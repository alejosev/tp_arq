==> flow/design.v <==
	`timescale 1ns / 1ps
	module UART
			#(parameter NB_DATA = 8,
			parameter NB_OP =6)
			(
			input wire i_clock,
			input wire i_reset,
			input wire i_rx,
			input wire [NB_DATA-1:0] i_tx,  
			input wire i_tx_start,
			output wire [NB_DATA-1:0] o_rx,
			output wire o_rx_done_tick,
			output wire o_tx,
			output wire o_tx_done_tick
			);
	wire s_tick_wire;
	baudrate_generator bg_instance(.i_clock(i_clock),
								   .i_reset(i_reset),
								   .o_br_clock(s_tick_wire));
	rx_uart rx_uart_instance(.i_clock(i_clock),
							 .i_s_tick(s_tick_wire),
							 .i_reset(i_reset),
							 .i_rx(i_rx),
							 .o_rx_done_tick(o_rx_done_tick),
							 .o_data(o_rx));
	tx_uart tx_uart_instance_2(.i_clock(i_clock),
							   .i_reset(i_reset),
							   .i_tx_start(i_tx_start),
							   .i_s_tick(s_tick_wire),
							   .i_data(i_tx),
							   .o_tx_done_tick(o_tx_done_tick),
							   .o_tx(o_tx));    
	endmodule
module baudrate_generator 
    #(parameter NB_COUNT = 8,
      parameter N_TICKS  = 163)  
    (input wire i_clock,
     input wire i_reset,
     output wire o_br_clock);
reg [NB_COUNT - 1:0] counter;
always @(posedge i_clock) begin
    if(i_reset)begin
        counter <= {NB_COUNT{1'b0}};
    end
    if(counter < N_TICKS)
        counter <= counter + 1;
    else
        counter <= {NB_COUNT{1'b0}};
end
assign o_br_clock = (counter==N_TICKS)? 1'b1 : 1'b0;
endmodule
module rx_uart
    #(
        parameter DBIT = 8,
        parameter SB_TICK = 16
    )
    (
        input wire i_clock, i_reset,
        input wire i_rx, i_s_tick,
        output reg o_rx_done_tick,
        output wire [7:0] o_data
    );
localparam [1:0] IDLE = 2'b00;
localparam [1:0] START = 2'b01;
localparam [1:0] DATA = 2'b10;
localparam [1:0] STOP = 2'b11;
reg [1:0] state, next_state;
reg [3:0] tick_counter, next_tick_counter;
reg [2:0] data_counter, next_data_counter;
reg [7:0] shiftreg, next_shiftreg;  
always @(posedge i_clock) begin
    if (i_reset) begin
            state <= IDLE;
            tick_counter <= 0;
            data_counter <= 0;
            shiftreg <= 0;
    end
    else begin
        state <= next_state;
        tick_counter <= next_tick_counter;
        data_counter <= next_data_counter;
        shiftreg <= next_shiftreg;
    end
end
always @(*) begin
    next_state = state;
    o_rx_done_tick = 1'b0;
    next_tick_counter = tick_counter;
    next_data_counter = data_counter;
    next_shiftreg = shiftreg;
    case (state)
        IDLE: begin
            if(~i_rx)begin
                next_state = START;
                next_tick_counter = 0;
            end
        end
        START: begin
            if(i_s_tick) begin
                if(tick_counter == 7) begin
                    next_state = DATA;
                    next_tick_counter = 0;
                    next_data_counter = 0;
                end
                else
                    next_tick_counter = tick_counter + 1;
            end
        end
        DATA: begin
            if(i_s_tick)begin
                if(tick_counter == 15) begin
                    next_tick_counter = 0;
                    next_shiftreg = {i_rx, shiftreg[7:1]};
                    if(data_counter == (DBIT-1))
                        next_state = STOP;
                    else
                        next_data_counter = data_counter + 1;
                end
                else
                    next_tick_counter = tick_counter + 1;
            end
        end
        STOP: begin
            if(i_s_tick) begin
                if(tick_counter == (SB_TICK - 1)) begin
                    next_state = IDLE;
                    o_rx_done_tick = 1'b1;
                end
                else
                    next_tick_counter = tick_counter + 1;
            end
        end
    endcase   
end
assign o_data = shiftreg;
endmodule
`timescale 1ns / 1ps
module tx_uart 
#(parameter DBIT = 8,
  parameter NB_STATE = 2,
  parameter SB_TICK = 16)
(
    input wire i_clock,
    input wire i_reset,
    input wire i_tx_start,
    input wire i_s_tick,
    input wire [DBIT-1:0] i_data,
    output reg o_tx_done_tick,
    output wire o_tx
);
localparam [NB_STATE : 0 ] IDLE  = 2'b00;
localparam [NB_STATE : 0 ] START = 2'b01;
localparam [NB_STATE : 0 ] DATA  = 2'b10;
localparam [NB_STATE : 0 ] STOP  = 2'b11;
reg [1:0] state, next_state;
reg [3:0] tick_counter, next_tick_counter;
reg [2:0] data_counter, next_data_counter;
reg [DBIT-1:0] shiftreg, next_shiftreg;
reg tx_reg, tx_next;
always @(posedge i_clock) begin  
    if(i_reset)begin
        state <= IDLE;
        tick_counter <= 0;
        data_counter <= 0;
        shiftreg <= 0;
        tx_reg <= 1'b1;
    end
    else begin
        state <= next_state;
        tick_counter <= next_tick_counter;
        data_counter <= next_data_counter;
        shiftreg <= next_shiftreg;
        tx_reg <= tx_next;
    end
end
always @(*) begin
    next_state = state;
    o_tx_done_tick = 1'b0;
    next_tick_counter = tick_counter;
    next_data_counter = data_counter;
    next_shiftreg = shiftreg;
    tx_next = tx_reg;
    case(state)
        IDLE: begin
            tx_next = 1'b1;
            if(i_tx_start) begin
                next_state = START;
                next_tick_counter = 0;
                next_shiftreg = i_data;
            end
        end
        START: begin
            tx_next = 1'b0;
            if(i_s_tick) begin
                if(tick_counter == 15) begin
                    next_state = DATA;
                    next_tick_counter = 0;
                    next_data_counter = 0;
                end
                else
                    next_tick_counter = tick_counter + 1;
            end 
        end
        DATA: begin
            tx_next = shiftreg[0];
            if(i_s_tick)begin
                if(tick_counter == 15)begin
                    next_tick_counter = 0;
                    next_shiftreg = shiftreg >> 1;
                    if(data_counter == (DBIT - 1))
                        next_state = STOP;
                    else
                        next_data_counter = data_counter + 1;
                end
                else
                    next_tick_counter = tick_counter + 1;
            end
        end
        STOP: begin
            tx_next = 1'b1;
            if(i_s_tick) begin
                if(tick_counter == 4'b1111) begin
                    next_state = IDLE;
                    o_tx_done_tick = 1'b1;
                end
                else
                    next_tick_counter = tick_counter + 1;
            end
        end
    endcase
end
assign o_tx = tx_reg;
endmodule
From RTL to reports: UART
What the tools print for UART, step after step.
Line numbers count from 1 in the design file above.
Operators carry their Yosys type and port widths (W data, S select, Z words).
{ "setup": {"top": "UART", "clk_port": "i_clock", "library": "sky130hd", "pvt_corner": "tt_025C_1v80"} }

Elaborated design
Source: Yosys, flattened and elaborated, memories not mapped. Widths are those after wreduce. Registers that Yosys merges into a memory's read port (data or address) are not register bits. Print and check cells do not count. Equal cells are merged and count once.
{ "word_totals": {"mem_bits_rw": 0, "mem_count": 0, "in_bits": 12, "clocked_rd_ports_x_width": 0, "ff_bits": 43, "out_inout_bits": 11, "word_cells": 129, "latch_bits": 0, "romBits": 0} }
{ "op_classes": {"add_sub_neg": 5, "cmp": 1, "n_logic": 4, "shifts": 0, "n_mul": 0, "reduce_logical": 17, "equal": 33, "mux": 59, "n_div": 0} }
{ "ops": {"columns": ["op", "count"], "rows": [
  ["$mux W4", 12],
  ["$mux W8", 6],
  ["$mux W2", 16],
  ["$mux W3", 10],
  ["$ne A2 B2 Y1 const B", 12],
  ["$ne A2 B1 Y1 const B", 9],
  ["$reduce_and A8 Y1", 2],
  ["$pmux W8 S2", 1],
  ["$pmux W4 S4", 1],
  ["$pmux W2 S4", 2],
  ["$reduce_and A6 Y1", 2],
  ["$pmux W4 S3", 1],
  ["$pmux W3 S2", 2],
  ["$reduce_or A3 Y1", 3],
  ["$eq A2 B2 Y1 const B", 4],
  ["$reduce_or A2 Y1", 4],
  ["$add A4 B1 Y4 const B", 2],
  ["$eq A4 B4 Y1 const B", 2],
  ["$reduce_and A4 Y1", 2],
  ["$add A8 B1 Y8 const B", 1],
  ["$lt A8 B8 Y1 const B", 1],
  ["$eq A8 B8 Y1 const B", 1],
  ["$add A3 B1 Y3 const B", 2],
  ["$eq A3 B3 Y1 const B", 2],
  ["$reduce_and A5 Y1", 1],
  ["$mux W1", 5],
  ["$not A1 Y1", 4],
  ["$eq A2 B1 Y1 const B", 2]
]} }
Not listed: further kinds 5, cells in them 7.

Longest topological paths
Yosys ltp: most cells in a row. Word level: on the elaborated netlist, between registers, memories and ports. Mapped: between sequential cells and ports; inverters and the memories' decode and read muxes count.
{ "logic_depth": {"ltp_word": 5, "ABC_AREA": 1, "mapped_depth": 10, "ltp_nobuf": 10} }

Synthesis result
Source: synth_stat.txt of the flow (Yosys; design flattened, memories mapped). It holds for the ABC_AREA given above (unset counts as 0); a run with the other value may have another netlist.
{ "types": {"columns": ["cell", "count", "type_area_um2"], "rows": [
  ["sky130_fd_sc_hd__dfxtp_1", 47, 940.902],
  ["sky130_fd_sc_hd__nand2_1", 77, 289.027],
  ["sky130_fd_sc_hd__nand3_1", 30, 150.144],
  ["sky130_fd_sc_hd__nor2_1", 39, 146.39],
  ["sky130_fd_sc_hd__a21oi_1", 26, 130.125],
  ["sky130_fd_sc_hd__inv_1", 26, 97.594],
  ["sky130_fd_sc_hd__ha_1", 7, 87.584],
  ["sky130_fd_sc_hd__nand2_4", 5, 56.304],
  ["sky130_fd_sc_hd__nand2_2", 7, 43.792],
  ["sky130_fd_sc_hd__o21ai_0", 8, 40.038],
  ["sky130_fd_sc_hd__nand4_1", 5, 31.28],
  ["sky130_fd_sc_hd__o31ai_1", 3, 22.522],
  ["sky130_fd_sc_hd__nor2_8", 1, 20.019],
  ["sky130_fd_sc_hd__nor3_2", 2, 20.019],
  ["sky130_fd_sc_hd__a31oi_1", 3, 18.768],
  ["sky130_fd_sc_hd__nand3_4", 1, 17.517],
  ["sky130_fd_sc_hd__nor3_1", 3, 15.014],
  ["sky130_fd_sc_hd__buf_6", 1, 11.261]
]} }
Other cell types: 21; their cells: 24.
{ "mapped": {"synth_area_um2": 2302.2, "seqArea_um2": 940.9, "buf_cells": 6, "ffs": 47, "stdcells": 315} }

Worst setup path after synthesis
OpenSTA on the mapped netlist: ideal clock, no wires. The path of least setup slack (recovery checks aside). Input and output delay are each 20% of the period. Register names are those of the netlist, which keeps one name where synthesis merged equal registers.
{ "synth_path": {"kind": "register -> output", "startpoint": "register bg_instance.counter[0]", "endpoint": "output o_tx_done_tick", "period_ns": 3.61, "output_delay_ns": 0.722, "delay_ns": 1.161, "path_buffers": 0, "setup_slack_ns": 1.727, "t_required_ns": 2.888, "stages": 6, "launch_ns": 0.000, "arrival_ns": 1.161, "period_less_setup_slack_ns": 1.883} }
"delay_ns" is the arrival time less input delay plus setup time.
A path that ends at an output port has no setup time.
"stages": output pins that drive a net of the path, with the launching flip-flop's if there is one; two outputs of one cell count as two.
"period_less_setup_slack_ns" is the clock period less the worst setup slack; recovery checks do not enter. This is arithmetic on one report: input and output delays are still those of the set period (20% each).
Between the ends stands the longest chain of elaborated cells between them, by number of cells; it is not shown to be the way that was timed. Of several equally long chains one is given.
Each line given opens the expression or statement behind the cell; cells for indexed reads and writes are added by Yosys, which also makes memories of some case tables.
A register here has more assigning lines than the two given.
{ "synth_via": {"cell_sequence": "sky130_fd_sc_hd__dfxtp_1 > sky130_fd_sc_hd__ha_1 > sky130_fd_sc_hd__nand2_2 > sky130_fd_sc_hd__nor2_4 > sky130_fd_sc_hd__nand2_4 > sky130_fd_sc_hd__nor3_1", "elab_chain_len": 4, "cone_cells": 4, "cone_lines": 3, "cone_classes": "eq/ne: 1; mux: 3"} }
{ "synth_lines": {"columns": ["item", "line", "rtl"], "rows": [
  ["from (decl)", 40, "reg [NB_COUNT - 1:0] counter;"],
  ["from (assign)", 43, "counter <= {NB_COUNT{1'b0}};"],
  ["from (assign)", 46, "counter <= counter + 1;"],
  ["$eq A8 B8 Y1", 50, "assign o_br_clock = (counter==N_TICKS)? 1'b1 : 1'b0;"],
  ["$mux W1", 50, null],
  ["$mux W1", 221, "if(i_s_tick) begin"],
  ["$pmux W1 S2", 183, "case(state)"],
  ["to (decl)", 14, "output wire o_tx_done_tick"]
]} }

Path in the finished layout
Path of least setup slack in the final report of stored run 1 (OpenROAD, finished layout, wires in). Where an end is a register, its clock arrival counts in the times.
{ "layout_path": {"kind": "register -> output", "startpoint": "register bg_instance.counter[0]", "endpoint": "output o_tx_done_tick", "stages": 7, "period_ns": 3.88, "t_required_ns": 3.10, "path_buffers": 1, "output_delay_ns": 0.78, "launch_ns": 0.29, "arrival_ns": 2.07, "setup_slack_ns": 1.04} }
Between the ends stands the longest chain of elaborated cells between them, by number of cells; it is not shown to be the way that was timed. Of several equally long chains one is given.
A register here has more assigning lines than the two given.
{ "layout_via": {"cell_sequence": "sky130_fd_sc_hd__dfxtp_1 > sky130_fd_sc_hd__ha_1 > sky130_fd_sc_hd__nand2_2 > sky130_fd_sc_hd__nor2_4 > sky130_fd_sc_hd__nand2_4 > sky130_fd_sc_hd__nor3_1 > sky130_fd_sc_hd__clkdlybuf4s50_1", "elab_chain_len": 4, "cone_cells": 4, "cone_lines": 3, "cone_classes": "eq/ne: 1; mux: 3"} }
{ "layout_lines": {"columns": ["item", "line", "rtl"], "rows": [
  ["from (decl)", 40, "reg [NB_COUNT - 1:0] counter;"],
  ["from (assign)", 43, "counter <= {NB_COUNT{1'b0}};"],
  ["from (assign)", 46, "counter <= counter + 1;"],
  ["$eq A8 B8 Y1", 50, "assign o_br_clock = (counter==N_TICKS)? 1'b1 : 1'b0;"],
  ["$mux W1", 50, null],
  ["$mux W1", 221, "if(i_s_tick) begin"],
  ["$pmux W1 S2", 183, "case(state)"],
  ["to (decl)", 14, "output wire o_tx_done_tick"]
]} }

# Flow runs of UART

2 stored runs of UART in the flow (synthesis by Yosys, layout by OpenROAD, sky130hd cells), in arbitrary order. Constraints: input delay and output delay 20% of the set period each, output load 0.01 pF.
By "reached clock period" is meant the clock period of the run minus its worst setup slack. This is arithmetic on one report: input and output delays are still those of the set period (20% each).
By "critical path time" is meant the share of the clock period that the worst setup path is allowed (20% is reserved at inputs, 20% at outputs), minus its slack. Clock arrival times at its registers enter into it.
"total power after layout" rests on the timing tool's default activity at the inputs, not on a simulated workload.

==> stored run 1: settings <==
{ "period_ns": 3.88, "CORE_UTILIZATION": 30, "PLACE_DENSITY_LB_ADDON": 0.26, "CORE_ASPECT_RATIO": 0.54, "ABC_AREA": 1, "GPL_TIMING_DRIVEN": 0, "SLEW_MARGIN": 25, "CAP_MARGIN": 20, "CORE_MARGIN": 2 }
==> stored run 1: results <==
standard-cell area after layout: 2826.5 sq um
worst slack on setup checks: 1.037 ns
total power after layout: 1171 uW
critical path time: 2.07 ns
kind of the worst setup path: register -> output
smallest hold slack: 0.467 ns
chip area after synthesis (Yosys): 2302.2 sq um
reached clock period: 2.843 ns
utilization of the finished layout: 0.381
area of the die: 8424.5 sq um
sum of negative setup slack: 0.000 ns

==> stored run 2: settings <==
{ "period_ns": 2.04, "CORE_UTILIZATION": 45, "SETUP_SLACK_MARGIN": 0.59, "CORE_ASPECT_RATIO": 1.04, "CTS_CLUSTER_SIZE": 27, "MIN_ROUTING_LAYER": "met1", "MAX_ROUTING_LAYER": "met4", "CAP_MARGIN": 20, "CORE_MARGIN": 2, "SLEW_MARGIN": 20 }
==> stored run 2: results <==
standard-cell area after layout: 3234.3 sq um
worst slack on setup checks: -0.002 ns
total power after layout: 1869 uW
critical path time: 2.04 ns
kind of the worst setup path: register -> register
smallest hold slack: 0.464 ns
chip area after synthesis (Yosys): 2239.6 sq um
reached clock period: 2.042 ns
utilization of the finished layout: 0.667
area of the die: 5557.3 sq um
sum of negative setup slack: -0.002 ns
