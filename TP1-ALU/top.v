==> flow/design.v <==
`timescale 1ns / 1ps
module alu
	#(	parameter NB_INPUTS = 8,
		parameter NB_OUTPUTS = 8,
		parameter NB_OP = 6)
	(	input wire signed [NB_INPUTS-1:0]	i_data_a,
		input wire signed [NB_INPUTS-1:0]	i_data_b,
		input wire [NB_OP-1:0]		i_operation,
		output reg signed [NB_OUTPUTS-1:0]	o_result);
always@(*)begin
	if(i_operation == 32)begin:_add
		o_result = i_data_a + i_data_b;
	end
	else if(i_operation == 34)begin:_sub
		o_result = i_data_a - i_data_b;
	end
	else if(i_operation == 36)begin:_and
		o_result = i_data_a & i_data_b;
	end
	else if(i_operation == 37)begin:_or
		o_result = i_data_a | i_data_b;
	end
	else if(i_operation == 38)begin:_xor
		o_result = i_data_a ^ i_data_b;
	end
	else if(i_operation == 3)begin:_sra
		o_result = i_data_a >>> i_data_b;
	end
	else if(i_operation == 4)begin:_srl
		o_result = i_data_a >> i_data_b;
	end
	else if(i_operation == 39)begin:_nor
		o_result = ~(i_data_a | i_data_b);
	end
	else begin
	   o_result = 0;
	end
end
endmodule
`timescale 1ns / 1ps
module top
	#(  parameter NB_INPUTS = 8,
        parameter NB_OUTPUTS = 8,
		parameter NB_OP = 6)
	(   input wire                      i_clock,
        input wire                      i_reset,
        input wire  [2:0]               i_buttons,
        input wire  signed [NB_INPUTS-1:0]     i_switches,
        output wire signed [NB_OUTPUTS-1:0]    o_leds);
wire [NB_INPUTS-1:0] data_a;
wire [NB_INPUTS-1:0] data_b;
wire [NB_OP-1:0]	 operation;
values_load values_load_instance1(	.i_clock(i_clock),
									.i_reset(i_reset),
									.i_buttons(i_buttons),
									.i_switches(i_switches),
									.o_data_a(data_a),
									.o_data_b(data_b),
									.o_operation(operation));
alu alu_instance1(	.i_data_a(data_a),
					.i_data_b(data_b),
					.i_operation(operation),
					.o_result(o_leds));
endmodule
`timescale 1ns / 1ps
module values_load
	#(  parameter NB_INPUTS = 8,
        parameter NB_OUTPUTS = 8,
        parameter NB_OP = 6)
	(   input wire                  i_clock,
        input wire                  i_reset,
        input wire [2:0]            i_buttons,
        input wire  signed [NB_INPUTS-1:0]  i_switches,
        output wire signed [NB_OUTPUTS-1:0] o_data_a,
        output wire signed [NB_OUTPUTS-1:0] o_data_b,
        output wire [NB_OP-1:0]      o_operation);
reg [NB_OUTPUTS-1:0]    data_a;
reg [NB_OUTPUTS-1:0]    data_b;
reg [NB_OP-1:0]         operation;
always@(posedge i_clock)begin
    if(i_reset)begin
        data_a      <= {NB_OUTPUTS{1'b0}};
        data_b      <= {NB_OUTPUTS{1'b0}};
        operation   <= {NB_OP{1'b0}};
    end
    else begin
        if(i_buttons[0])begin
            data_a <= i_switches;
        end
        if(i_buttons[1])begin
            data_b <= i_switches;
        end
        if(i_buttons[2])begin
            operation <= i_switches[NB_OP-1:0];
        end 
    end
end
assign o_data_a     = data_a;
assign o_data_b     = data_b;
assign o_operation  = operation;
endmodule
# From RTL to reports: top
# The steps from the RTL of top to its reports follow in flow order.
# Line numbers count from 1 in the design file above.
# Cell names lack the library's common part.
# Not given: --
# inputs
top	top
clk_port	i_clock
lib	sky130hd
corner	tt_025C_1v80

# Elaborated design
# Counts by Yosys on the flattened word-level netlist (proc, flatten, opt, wreduce; memories kept). Register bits leave out memories and registers merged into their read ports (data or address); mux counts leave out enables and synchronous resets folded into registers. Print and check cells are left out. Cells with the same type and inputs are merged into one.
# word_totals
reg_bits	22
input_bits	13
wordCells	27
# op_classes
addsub	2
equal	8
shifts	2
muxes	8
bitwise	4
# ops
cell	n
two-way mux 8 bit	8
== test 6 bit with constant B	6
adder 8 bit	1
subtractor 8 bit	1
bitwise AND 8 bit	1
bitwise OR 8 bit	1
bitwise XOR 8 bit	1
right shift 8 x 8 -> 8 bit	1
>>> shifter 8 x 8 -> 8 bit	1
inverter 8 bit	1
== test 6 x 2 -> 1 bit with constant B	1
== test 6 x 3 -> 1 bit with constant B	1

# Longest topological paths
# Depth = most cells in a row (Yosys ltp): at word level without a register or memory, in the mapped netlist without a sequential cell, where the memories' decode and read muxes count.
# logic_depth
word_depth	10
ABC_AREA	0
depth_mapped	10
mapped_depth_nobuf	9

# Mapped cells and area
# The flow's flattened synthesis, as Yosys stat reports it; memories are mapped. The netlist is that of the ABC_AREA named above (0 if unset); the other value can give another one.
# synth_totals
stdcells	337
yosys_area_mm2	0.002605
ff_cells	22
buffers	24
# by_type
cell	n	area_total_um2
dfxtp_1	22	440.422
mux2i_1	30	300.288
ha_1	23	287.776
nor2_1	46	172.666
a21oi_1	21	105.101
o21ai_0	19	95.091
inv_1	23	86.333
mux4_2	3	67.565
nand2_1	18	67.565
xnor2_1	7	61.309
buf_6	4	45.043
nand3_1	9	45.043
nor4_4	2	42.541
fa_1	2	40.038
nor3_1	8	40.038
clkbuf_1	10	37.536
nand4_1	6	37.536
a211oi_1	4	30.029
# Other cell types: 44; their cells: 80.
# By module: a second synthesis without flattening, with its own total; a netlist apart from the flattened one above.
# unflattened
cells_unflattened	323
area_unflattened_mm2	0.0024574
# Each row is one instance without its submodules.
# by_module
mod	instances	cells	area_mm2	mod_seq_area_mm2
alu	1	252	0.0016741	0
values_load	1	71	0.0007833	0.0004404
top	1	0	0	0

# Path before layout
# Source: OpenSTA report_checks on the synthesized netlist (no wires, ideal clock, input and output delay 20% of the period each), path of least setup slack; recovery checks are left aside. Register names are those of the netlist, which keeps one name where synthesis merged equal registers.
# synth_path
path_type	register to output
from	register values_load_instance1.data_b[1]
to	output o_leds[7]
period_ps	2940
t_first_pin_ps	0
arrival_ps	2280
required_time_ps	2352
slack_ps	72
delay_ps	2280
stages	11
path_buffers	2
period_less_setup_slack_ps	2868
# "delay_ps" = arrival - input delay + setup time.
# A path that ends at an output port has no setup time.
# "stages" counts driving pins, that of a launching flip-flop among them; a cell with two outputs on the path counts twice.
# "period_less_setup_slack_ps" = period - worst setup slack (recovery checks aside). The figure is calculated, with input and output delays left at 20% of the set period.
# synth_between
path_cell_list	dfxtp_1 > buf_6 > clkbuf_1 > inv_1 > ha_1 > nor2_1 > o311a_1 > nor4_1 > o311ai_1 > a211o_1 > nand3_1
# synth_rtl
element	line	source
start: declaration	78	reg [NB_OUTPUTS-1:0]    data_b;
start: assignment	83	data_b      <= {NB_OUTPUTS{1'b0}};
start: assignment	91	data_b <= i_switches;
end: declaration	49	output wire signed [NB_OUTPUTS-1:0]    o_leds);
# Chain of elaborated cells between the ends: none given.

# Timing after layout
# Path of least setup slack in the final report of record 1 (OpenROAD, finished layout, wires in). Where an end is a register, its clock arrival counts in the times.
# The path's times are printed in steps of 10 ps; the period is the one set.
# layout_path
path_type	register to output
from	register values_load_instance1.data_b[1]
to	output o_leds[5]
period_ps	3600
t_first_pin_ps	260
arrival_ps	2790
required_time_ps	2880
slack_ps	90
stages	12
path_buffers	4
# Between the ends stands the longest chain of elaborated cells between them, by number of cells; it is not shown to be the way that was timed. Of several equally long chains one is given.
# Each line given opens the expression or statement behind the cell; cells for indexed reads and writes are added by Yosys, which also makes memories of some case tables.
# layout_between
path_cell_list	dfxtp_4 > buf_6 > clkbuf_8 > clkinvlp_4 > buf_4 > ha_1 > o311a_1 > o21bai_1 > nor3b_1 > o31ai_1 > a31oi_1 > dlygate4sd2_1
elab_chain_cells	8
# layout_rtl
element	line	source
start: declaration	78	reg [NB_OUTPUTS-1:0]    data_b;
start: assignment	83	data_b      <= {NB_OUTPUTS{1'b0}};
start: assignment	91	data_b <= i_switches;
right shift 8 x 8 -> 8 bit	30	o_result = i_data_a >> i_data_b;
two-way mux 8 bit	29	else if(i_operation == 4)begin:_srl
two-way mux 8 bit	26	else if(i_operation == 3)begin:_sra
two-way mux 8 bit	23	else if(i_operation == 38)begin:_xor
two-way mux 8 bit	20	else if(i_operation == 37)begin:_or
two-way mux 8 bit	17	else if(i_operation == 36)begin:_and
two-way mux 8 bit	14	else if(i_operation == 34)begin:_sub
two-way mux 8 bit	11	if(i_operation == 32)begin:_add
end: declaration	49	output wire signed [NB_OUTPUTS-1:0]    o_leds);

# Settings and measured results of 2 stored flow runs for module top (sky130hd), not sorted in any way. The constraints put input and output delay at 20% of the set period each and load the outputs with 0.01 pF.
# "fin_power_mw" rests on the timing tool's default activity at the inputs, not on a simulated workload.
# Among the settings, -- means not set for that run.
stored run	period_ns	CORE_UTILIZATION	CELL_PAD_IN_SITES_GLOBAL_PLACEMENT	GPL_TIMING_DRIVEN	CTS_CLUSTER_DIAMETER	SLEW_MARGIN	MIN_ROUTING_LAYER	MAX_ROUTING_LAYER	CAP_MARGIN	CORE_MARGIN	PLACE_DENSITY	CELL_PAD_IN_SITES_DETAIL_PLACEMENT	TNS_END_PERCENT	GPL_ROUTABILITY_DRIVEN	CTS_CLUSTER_SIZE	synth_area_mm2	fin_power_mw	final_stdcell_area_mm2	design_die_area_mm2	hold_ws_ps	final_setup_ws_ps	tns_setup_ps
record 1	3.6	65	0	0	339	10	met1	met4	20	2	--	--	--	--	--	0.002605	0.8118	0.0029641	0.00453	557	87	0
record 2	4.71	44	--	--	126	20	--	--	20	2	0.78	0	45	1	85	0.002605	0.5627	0.0028352	0.0065521	527	364	0
